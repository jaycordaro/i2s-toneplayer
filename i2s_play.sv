==> flow/design.v <==
module i2s_play(input logic clk,     
		input logic sclk,    
		input logic reset_n,
		output logic [4:0] addr,
		input logic [15:0] word_data,
		input logic ws,     
		output logic sdo);  
	 logic [2:0] sync_sclk;
	 logic [2:0] sync_ws;
 	 logic [3:0] bitcnt;
         logic [4:0] wordcnt;
	logic [15:0] i2s_out_word;
	logic sdo_t;
	always_ff @ (posedge clk or negedge reset_n)
    	begin
		if (~reset_n)
		    begin
			sync_sclk <= 3'b000;
			sync_ws   <= 3'b000;
		    end
		else
		    begin
			sync_sclk <= {sync_sclk[1:0], sclk};
			sync_ws   <= {sync_ws[1:0], ws};
		    end
    	end
	logic sync_sclk_re; 
	logic sync_sclk_fe;
	logic i2s_word_start;
	logic i2s_word_end;
	logic i2s_active;
	assign i2s_word_start = (sync_ws[2:1]==2'b01) ? 1'b1 : 1'b0;      
	assign i2s_word_end   = (sync_ws[2:1]==2'b10) ? 1'b1 : 1'b0;      
	assign i2s_active = sync_ws[1];
	assign sync_sclk_fe = (sync_sclk[2:1]==2'b10) ? 1'b1 : 1'b0;  	 
	assign sync_sclk_re = (sync_sclk[2:1]==2'b01) ? 1'b1 : 1'b0;  	 
	always_ff @(posedge clk, negedge reset_n)
	begin
		if (~reset_n)
			bitcnt <= 4'b0000;
		else if (i2s_word_start)
			bitcnt <= 4'b0000;
		else if (i2s_active && sync_sclk_re)
			bitcnt <= bitcnt + 1;
	end
	always_ff @(posedge clk, negedge reset_n)
	begin
		if (~reset_n)
			begin
				i2s_out_word <= 16'b0000_0000_0000_0000;
				wordcnt <= 5'b00000;
			end
		else if (i2s_active && sync_sclk_re)
			i2s_out_word <= {i2s_out_word[14:0], 1'b0};
		else if (i2s_word_end)
			begin
				i2s_out_word <= word_data;
				wordcnt <= wordcnt + 1;
			end
	end
	assign addr = wordcnt;
	assign sdo_t = (i2s_active) ? i2s_out_word[15] : 1'b0;
	always_ff @(posedge clk, negedge reset_n)
		if (~reset_n)
			sdo <= 1'b0;
		else if (sync_sclk_re)
			sdo <= sdo_t;     
endmodule : i2s_play
From RTL to reports: i2s_play
The steps from the RTL of i2s_play to its reports follow in flow order.
Lines are those of the file above, counted from 1.
Operators: Yosys type, input widths -> output width; for muxes data width and select width s.
The mark - stands for no value.
Inputs
  top module: i2s_play
  clock: clk
  cell library: sky130hd
  corner: tt_025C_1v80

Word-level counts
Counts by Yosys on the flattened word-level netlist (proc, flatten, opt, wreduce; memories kept). Register bits leave out memories and registers merged into their read ports (data or address). Print and check cells are left out. Cells with the same type and inputs are merged into one.
Storage and ports
  memory cells: 0
  output and inout port bits: 6
  input bits: 20
  word width x clocked read ports: 0
  RAM bits: 0
  elaborated cells: 17
  register bits: 28
  memory bits (read-only): 0
  bits in latches: 0
Operators by class
  $mul: 0
  equality and inequality tests: 2
  $add $sub $neg: 1
  shifts and indexed selects: 0
  multiplexer cells: 5
  div/mod/pow operators: 0
  reduce/logical cells: 3
  bitwise logic cells: 1
  $lt $le $gt $ge: 0
Operators by type and width (number)
  $mux 16: 2
  $add 5x1->5 const B: 1
  $mux 1: 3
  $eq 2x1->1 const B: 1
  $eq 2x2->1 const B: 1
  $reduce_and 2->1: 1
  $reduce_bool 2->1: 1
  $logic_and 1x1->1: 1
  $not 1->1: 1

Logic depth
Yosys ltp: most cells in a row. Word level: on the elaborated netlist, between registers, memories and ports. Mapped: between sequential cells and ports; inverters and the memories' decode and read muxes count.
Logic depth
  depth in word-level cells: 5
  ABC_AREA: 1
  depth in mapped cells: 7
  gate-level depth less buffers: 6

Synthesis result
Yosys stat after the flow's synthesis: flattened, memories mapped to cells. It holds for the ABC_AREA given above (unset counts as 0); a run with the other value may have another netlist.
Mapped netlist
  sequential part of the area: 700.7 um^2
  chip area (Yosys): 1316.3 um^2
  flip-flops: 28
  buffer cells: 7
  mapped cells: 129
Cells by type
  sky130_fd_sc_hd__dfrtp_1: number 28, total area 700.672 um^2
  sky130_fd_sc_hd__nand3_1: number 44, total area 220.211 um^2
  sky130_fd_sc_hd__nand2_1: number 20, total area 75.072 um^2
  sky130_fd_sc_hd__nand2_2: number 8, total area 50.048 um^2
  sky130_fd_sc_hd__nand3_2: number 5, total area 50.048 um^2
  sky130_fd_sc_hd__buf_6: number 4, total area 45.043 um^2
  sky130_fd_sc_hd__buf_12: number 1, total area 20.019 um^2
  sky130_fd_sc_hd__nand2_8: number 1, total area 20.019 um^2
  sky130_fd_sc_hd__nand3_4: number 1, total area 17.517 um^2
  sky130_fd_sc_hd__o21ai_2: number 2, total area 17.517 um^2
  sky130_fd_sc_hd__buf_4: number 2, total area 15.014 um^2
  sky130_fd_sc_hd__ha_1: number 1, total area 12.512 um^2
  sky130_fd_sc_hd__inv_1: number 3, total area 11.261 um^2
  sky130_fd_sc_hd__inv_8: number 1, total area 11.261 um^2
  sky130_fd_sc_hd__nor2_4: number 1, total area 11.261 um^2
  sky130_fd_sc_hd__xnor2_1: number 1, total area 8.758 um^2
  sky130_fd_sc_hd__nand3b_1: number 1, total area 7.507 um^2
  sky130_fd_sc_hd__nor2_1: number 2, total area 7.507 um^2
Other cell types: 3; their cells: 3.

Path before layout
Source: OpenSTA report_checks on the synthesized netlist (no wires, ideal clock, input and output delay 20% of the period each), path of least setup slack; recovery checks are left aside. Register names are those of the netlist, which keeps one name where synthesis merged equal registers.
Timing path post-synthesis
  kind: flip-flop to flip-flop
  start: reg sync_ws[1]
  end: reg wordcnt[3]
  delay of the path: 1.048 ns
  clock period: 1.98 ns
  library setup time: 0.119 ns
  setup slack: 0.931 ns
  data arrival time: 0.929 ns
  launch time at the first pin: 0.000 ns
  buffers on the path: 2
  stages: 7
  required time: 1.861 ns
  synthesis period reached: 1.049 ns
"delay of the path" is the arrival time less input delay plus setup time.
"stages" counts driving pins, that of a launching flip-flop among them; a cell with two outputs on the path counts twice.
"synthesis period reached" is the clock period less the worst setup slack; recovery checks do not enter. This is arithmetic on one report: input and output delays are still those of the set period (20% each).
Between the ends stands the longest chain of elaborated cells between them, by number of cells; it is not shown to be the way that was timed. Of several equally long chains one is given.
A line is the first line of the expression or statement that the cell stems from. Yosys adds cells for indexed reads and writes and turns some case tables into memories.
On the way, post-synthesis
  cells stage by stage: sky130_fd_sc_hd__dfrtp_1 > sky130_fd_sc_hd__buf_6 > sky130_fd_sc_hd__inv_4 > sky130_fd_sc_hd__nand2_8 > sky130_fd_sc_hd__buf_6 > sky130_fd_sc_hd__o21ai_2 > sky130_fd_sc_hd__nand2_1
  length of the longest elaborated chain: 3
  elaborated cells on any way between the ends: 5
  those cells by class: eq/ne (1); mux (1); logic (1); reduce/logical (2)
RTL lines, path post-synthesis
  start: declaration: line 9  | logic [2:0] sync_ws;
  start: assignment: line 19  | sync_ws <= 3'b000;
  start: assignment: line 24  | sync_ws <= {sync_ws[1:0], ws};
  $logic_and 1x1->1: line 53  | else if (i2s_active && sync_sclk_re)
  $not 1->1
  $reduce_and 2->1
  end: assignment: line 51  | wordcnt <= 5'b00000;
  end: assignment: line 58  | wordcnt <= wordcnt + 1;
  end: declaration: line 11  | logic [4:0] wordcnt;

Path in the finished layout
Path of least setup slack in the final report of run 1 (OpenROAD, finished layout, wires in). Where an end is a register, its clock arrival counts in the times.
Timing path post-layout
  kind: flip-flop to output port
  start: reg wordcnt[1]
  end: out addr[1]
  data arrival time: 0.98 ns
  stages: 2
  launch time at the first pin: 0.27 ns
  setup slack: 0.17 ns
  clock period: 1.44 ns
  required time: 1.15 ns
  output delay: 0.29 ns
  buffers on the path: 1
On the way, post-layout
  cells stage by stage: sky130_fd_sc_hd__dfrtp_1 > sky130_fd_sc_hd__dlygate4sd2_1
  length of the longest elaborated chain: 0
  elaborated cells on any way between the ends: 0
  source lines of those cells: 0
RTL lines, path post-layout
  start: declaration: line 11  | logic [4:0] wordcnt;
  start: assignment: line 51  | wordcnt <= 5'b00000;
  start: assignment: line 58  | wordcnt <= wordcnt + 1;
  end: declaration: line 4  | output logic [4:0] addr,

Subject: i2s_play on sky130hd, stored results

Hello all,

2 stored runs of i2s_play in the flow (synthesis by Yosys, layout by OpenROAD, sky130hd cells), in arbitrary order. Constraints: input delay and output delay 20% of the set period each, output load 0.01 pF.
"achieved clock period (ns)": clock period set for the run, less the worst setup slack. It is reckoned from that one timing run; input and output delays stay at 20% of the period that was set.
"finish__power__total" is the tool's figure for a default switching activity; nothing was simulated.

Flow files of run 1
==> flow/run.sh <==
#!/bin/bash
# the make line also repeats the synthesis and layout settings of config.mk as NAME=value (left out here)
make -C /OpenROAD-flow-scripts/flow DESIGN_CONFIG=/design/flow/config.mk WORK_HOME=/design/flow/orfs CLKGATE_MAP_FILE= finish
==> flow/config.mk <==
export PLATFORM = sky130hd
export DESIGN_NAME = i2s_play
export DESIGN_NICKNAME = i2s_play
export VERILOG_FILES = /design/flow/design.v
export SDC_FILE = /design/flow/constraint.sdc
export NUM_CORES = 4
export LEC_CHECK = 0
export ABC_AREA = 1
export CAP_MARGIN = 5
export CELL_PAD_IN_SITES_GLOBAL_PLACEMENT = 3
export CORE_MARGIN = 2
export CORE_UTILIZATION = 32
export CTS_CLUSTER_SIZE = 85
export GPL_ROUTABILITY_DRIVEN = 1
export GPL_TIMING_DRIVEN = 0
export PLACE_DENSITY_LB_ADDON = 0.17
export SLEW_MARGIN = 40
==> flow/constraint.sdc <==
create_clock -name core_clock -period 1.44 [get_ports {clk}]
set_input_delay 0.2880 -clock core_clock [delete_from_list [all_inputs] [get_ports {clk}]]
set_output_delay 0.2880 -clock core_clock [all_outputs]
set_load 0.01 [all_outputs]

report of run 1
yosys chip area after synthesis (um^2): 1316.3
finish__design__die__area: 4642.4
finish__design__instance__area__stdcell: 1687.9
finish__design__instance__utilization: 0.4250
finish__timing__setup__ws: 0.169
finish__timing__setup__tns: 0.000
finish__power__total: 2.049e-03
achieved clock period (ns): 1.271

Flow files of run 2
==> flow/run.sh <==
#!/bin/bash
# the make line also repeats the synthesis and layout settings of config.mk as NAME=value (left out here)
make -C /OpenROAD-flow-scripts/flow DESIGN_CONFIG=/design/flow/config.mk WORK_HOME=/design/flow/orfs CLKGATE_MAP_FILE= finish
==> flow/config.mk <==
export PLATFORM = sky130hd
export DESIGN_NAME = i2s_play
export DESIGN_NICKNAME = i2s_play
export VERILOG_FILES = /design/flow/design.v
export SDC_FILE = /design/flow/constraint.sdc
export NUM_CORES = 4
export LEC_CHECK = 0
export CAP_MARGIN = 20
export CELL_PAD_IN_SITES_DETAIL_PLACEMENT = 0
export CORE_MARGIN = 2
export CORE_UTILIZATION = 52
export CTS_CLUSTER_DIAMETER = 167
export CTS_CLUSTER_SIZE = 56
export MAX_ROUTING_LAYER = met5
export MIN_ROUTING_LAYER = met2
export PLACE_DENSITY_LB_ADDON = 0.23
export SETUP_SLACK_MARGIN = 0.06
export SLEW_MARGIN = 0
export TNS_END_PERCENT = 20
==> flow/constraint.sdc <==
create_clock -name core_clock -period 1.42 [get_ports {clk}]
set_input_delay 0.2840 -clock core_clock [delete_from_list [all_inputs] [get_ports {clk}]]
set_output_delay 0.2840 -clock core_clock [all_outputs]
set_load 0.01 [all_outputs]

report of run 2
yosys chip area after synthesis (um^2): 1124.8
finish__design__die__area: 2551.3
finish__design__instance__area__stdcell: 1471.4
finish__design__instance__utilization: 0.7350
finish__timing__setup__ws: 0.089
finish__timing__setup__tns: 0.000
finish__power__total: 1.966e-03
achieved clock period (ns): 1.331

Thanks
